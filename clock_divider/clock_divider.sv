==> flow/design.v <==
`timescale 1ns / 1ps
module clock_divider #(
    parameter WIDTH = 32
    )(
        input  logic clk_i,
        input  logic rstn_i,
        input  logic enable_i,
        output logic [(WIDTH-1):0] clk_out_o = 'b0
    );
    always_ff @(posedge clk_i) begin : clkDivider
        if (~rstn_i) begin
            clk_out_o <= 'b0;
        end else if (enable_i) begin
            clk_out_o <= clk_out_o + 1'b1;
        end
    end
endmodule
# --- Tool chain data of clock_divider ---
# The steps from the RTL of clock_divider to its reports follow in flow order.
# Lines are those of the file above, counted from 1.
# Operators carry their Yosys type and port widths (W data, S select, Z words).
design:
  design: "clock_divider"
  clk_port: "clk_i"
  lib: "sky130hd"
  corner: "tt_025C_1v80"

# --- After elaboration ---
# Yosys after proc, flatten, opt, wreduce and memory -nomap, before mapping. Enables and synchronous resets that opt folds into registers are not counted as muxes. Memory bits, and registers merged into a memory's read port (data or address), are not among the register bits. Print and check cells are not counted. Equal cells are merged and count once.
op_classes:
  add_sub_neg: 1
ops:
  columns: ["op", "count"]
  rows:
  - ["$add A32 B1 Y32 const B", 1]
word_totals:
  ff_bits: 32
  inputBits: 3
  out_inout_bits: 32

# --- Depth ---
# Longest topological path by Yosys (ltp), each cell counted once; first at word level (registers and memories cut), then after technology mapping (sequential cells cut; the memories' decode and read muxes count).
depth:
  depth_word: 1
  ABC_AREA: 0
  depth_mapped: 7

# --- Mapped cells and area ---
# The flow's flattened synthesis, as Yosys stat reports it; memories are mapped. The netlist is that of the ABC_AREA named above (0 if unset); the other value can give another one.
# Totals and module areas in this step are rounded.
by_type:
  columns: ["cell_type", "count"]
  rows:
  - ["sky130_fd_sc_hd__dfxtp_1", 32]
  - ["sky130_fd_sc_hd__xor2_1", 9]
  - ["sky130_fd_sc_hd__nand2b_1", 10]
  - ["sky130_fd_sc_hd__nand4_1", 10]
  - ["sky130_fd_sc_hd__o41ai_1", 7]
  - ["sky130_fd_sc_hd__nor2_1", 14]
  - ["sky130_fd_sc_hd__nand2_1", 13]
  - ["sky130_fd_sc_hd__nand3_1", 9]
  - ["sky130_fd_sc_hd__o311ai_0", 5]
  - ["sky130_fd_sc_hd__mux2i_1", 4]
  - ["sky130_fd_sc_hd__a21oi_1", 7]
  - ["sky130_fd_sc_hd__xnor2_1", 4]
  - ["sky130_fd_sc_hd__clkbuf_1", 8]
  - ["sky130_fd_sc_hd__and4_1", 3]
  - ["sky130_fd_sc_hd__or3_1", 4]
  - ["sky130_fd_sc_hd__o31ai_1", 3]
  - ["sky130_fd_sc_hd__or4_1", 3]
  - ["sky130_fd_sc_hd__o21ai_0", 4]
# Not listed: further types 17, cells in them 27.
synth_totals:
  mapped_cells: 176
  mapped_area_um2: 1563
  flip_flops: 32
  buf_cells: 12

# --- Timing after synthesis ---
# Path of least setup slack by OpenSTA after synthesis, without wires, with an ideal clock, recovery checks aside; 20% of the period is set as input and as output delay. Where synthesis merged equal registers, the netlist keeps one of their names.
synth_timing:
  path_type: "input to register"
  startpoint: "input enable_i"
  endpoint: "register clk_out_o[26]"
  tclk_ns: 2.68
  in_delay_ns: 0.536
  setup_time_ns: 0.135
  arrival_time_ns: 1.758
  required_time_ns: 2.545
  slack_ns: 0.787
  path_delay_ns: 1.357
  driving_pins: 7
  n_path_buf: 3
  period_less_setup_slack_ns: 1.893
# "path_delay_ns" is the arrival time less input delay plus setup time.
# "driving_pins" counts driving pins, that of a launching flip-flop among them; a cell with two outputs on the path counts twice.
# "period_less_setup_slack_ns" = period - worst setup slack (recovery checks aside). The figure is calculated, with input and output delays left at 20% of the set period.
synth_between:
  path_cell_list: "sky130_fd_sc_hd__buf_2 sky130_fd_sc_hd__and4_1 sky130_fd_sc_hd__buf_2 sky130_fd_sc_hd__nand4_1 sky130_fd_sc_hd__clkbuf_1 sky130_fd_sc_hd__o311ai_0 sky130_fd_sc_hd__o41ai_1"
synth_rtl:
  columns: ["item", "line", "source"]
  rows:
  - ["from (decl)", 7, "input  logic enable_i,"]
  - ["to (assign)", 12, "clk_out_o <= 'b0;"]
  - ["to (assign)", 14, "clk_out_o <= clk_out_o + 1'b1;"]
  - ["to (decl)", 8, "output logic [(WIDTH-1):0] clk_out_o = 'b0"]
# No chain of elaborated cells between the ends is given.

# --- Path in the finished layout ---
# Path of least setup slack in the final report of record 2 (OpenROAD, finished layout, wires in). Where an end is a register, its clock arrival counts in the times.
layout_timing:
  path_type: "register to register"
  startpoint: "register clk_out_o[8]"
  endpoint: "register clk_out_o[31]"
  tclk_ns: 2.93
  setup_time_ns: 0.06
  arrival_time_ns: 2.22
  required_time_ns: 3.15
  slack_ns: 0.93
  driving_pins: 6
  n_path_buf: 1
# Between the ends stands the longest chain of elaborated cells between them, by number of cells; it is not shown to be the way that was timed. Of several equally long chains one is given.
# Each line given opens the expression or statement behind the cell; cells for indexed reads and writes are added by Yosys, which also makes memories of some case tables.
layout_between:
  path_cell_list: "sky130_fd_sc_hd__dfxtp_1 sky130_fd_sc_hd__nand4_2 sky130_fd_sc_hd__or4_4 sky130_fd_sc_hd__buf_6 sky130_fd_sc_hd__nor4_1 sky130_fd_sc_hd__mux2i_1"
  elab_chain_len: 1
layout_rtl:
  columns: ["item", "line", "source"]
  rows:
  - ["from (decl)", 8, "output logic [(WIDTH-1):0] clk_out_o = 'b0"]
  - ["from (assign)", 12, "clk_out_o <= 'b0;"]
  - ["from (assign)", 14, "clk_out_o <= clk_out_o + 1'b1;"]
  - ["$add A32 B1 Y32", 14, null]
  - ["to (assign)", 12, null]
  - ["to (assign)", 14, null]
  - ["to (decl)", 8, null]

Add stored flow runs of clock_divider

Measured results for clock_divider: 2 stored runs of the Yosys and OpenROAD flow on sky130hd. The settings differ; the order carries no meaning. The constraints put input and output delay at 20% of the set period each and load the outputs with 0.01 pF.
By "period_reached_ns" is meant the clock period of the run minus its worst setup slack. This is arithmetic on one report: input and output delays are still those of the set period (20% each).
"worst_path_ns": the worst setup path's part of the clock period (all of it between registers, 20% less for each end at a port) less its slack. A launch clock that arrives late makes it longer, a capture clock that arrives late makes it shorter.
"power.total_mw": no workload was simulated; the value follows from the tool's default switching activity.
Results are given in rounded form.

--- record 1 ---
==> flow/run.sh <==
#!/bin/bash
# the make line also repeats the synthesis and layout settings of config.mk as NAME=value (left out here)
make -C /OpenROAD-flow-scripts/flow DESIGN_CONFIG=/design/flow/config.mk WORK_HOME=/design/flow/orfs CLKGATE_MAP_FILE= finish
==> flow/config.mk <==
export PLATFORM = sky130hd
export DESIGN_NAME = clock_divider
export DESIGN_NICKNAME = clock_divider
export VERILOG_FILES = /design/flow/design.v
export SDC_FILE = /design/flow/constraint.sdc
export NUM_CORES = 4
export LEC_CHECK = 0
export CAP_MARGIN = 20
export CELL_PAD_IN_SITES_GLOBAL_PLACEMENT = 3
export CORE_ASPECT_RATIO = 1.59
export CORE_MARGIN = 2
export CORE_UTILIZATION = 47
export GPL_ROUTABILITY_DRIVEN = 1
export MIN_ROUTING_LAYER = met2
export PLACE_DENSITY = 0.85
export SETUP_SLACK_MARGIN = 0.19
export SLEW_MARGIN = 20
export TNS_END_PERCENT = 100
==> flow/constraint.sdc <==
create_clock -name core_clock -period 2.28 [get_ports {clk_i}]
set_input_delay 0.4560 -clock core_clock [delete_from_list [all_inputs] [get_ports {clk_i}]]
set_output_delay 0.4560 -clock core_clock [all_outputs]
set_load 0.01 [all_outputs]

==> results, as YAML <==
outcome: "no results, placement failed with GPL-0301"

--- record 2 ---
==> flow/run.sh <==
#!/bin/bash
# the make line also repeats the synthesis and layout settings of config.mk as NAME=value (left out here)
make -C /OpenROAD-flow-scripts/flow DESIGN_CONFIG=/design/flow/config.mk WORK_HOME=/design/flow/orfs CLKGATE_MAP_FILE= finish
==> flow/config.mk <==
export PLATFORM = sky130hd
export DESIGN_NAME = clock_divider
export DESIGN_NICKNAME = clock_divider
export VERILOG_FILES = /design/flow/design.v
export SDC_FILE = /design/flow/constraint.sdc
export NUM_CORES = 4
export LEC_CHECK = 0
export CAP_MARGIN = 20
export CELL_PAD_IN_SITES_GLOBAL_PLACEMENT = 0
export CORE_ASPECT_RATIO = 0.76
export CORE_MARGIN = 2
export CORE_UTILIZATION = 32
export CTS_CLUSTER_SIZE = 32
export GPL_TIMING_DRIVEN = 0
export MAX_ROUTING_LAYER = met4
export MIN_ROUTING_LAYER = met2
export PLACE_DENSITY_LB_ADDON = 0.22
export SLEW_MARGIN = 20
export TNS_END_PERCENT = 50
==> flow/constraint.sdc <==
create_clock -name core_clock -period 2.93 [get_ports {clk_i}]
set_input_delay 0.5860 -clock core_clock [delete_from_list [all_inputs] [get_ports {clk_i}]]
set_output_delay 0.5860 -clock core_clock [all_outputs]
set_load 0.01 [all_outputs]

==> results, as YAML <==
results:
  synth_area_um2: 1563
  dieArea_um2: 5464
  layout_stdcell_area_um2: 2061
  post_route_util_pct: 43.3
  fin_ws_ns: 0.926
  tns_ns: 0.000
  timing.hold.ws_ns: 0.468
  power.total_mw: 0.8313
  period_reached_ns: 2.004
  worst_path_ns: 2.00
  worst_setup_path_type: "register to register"
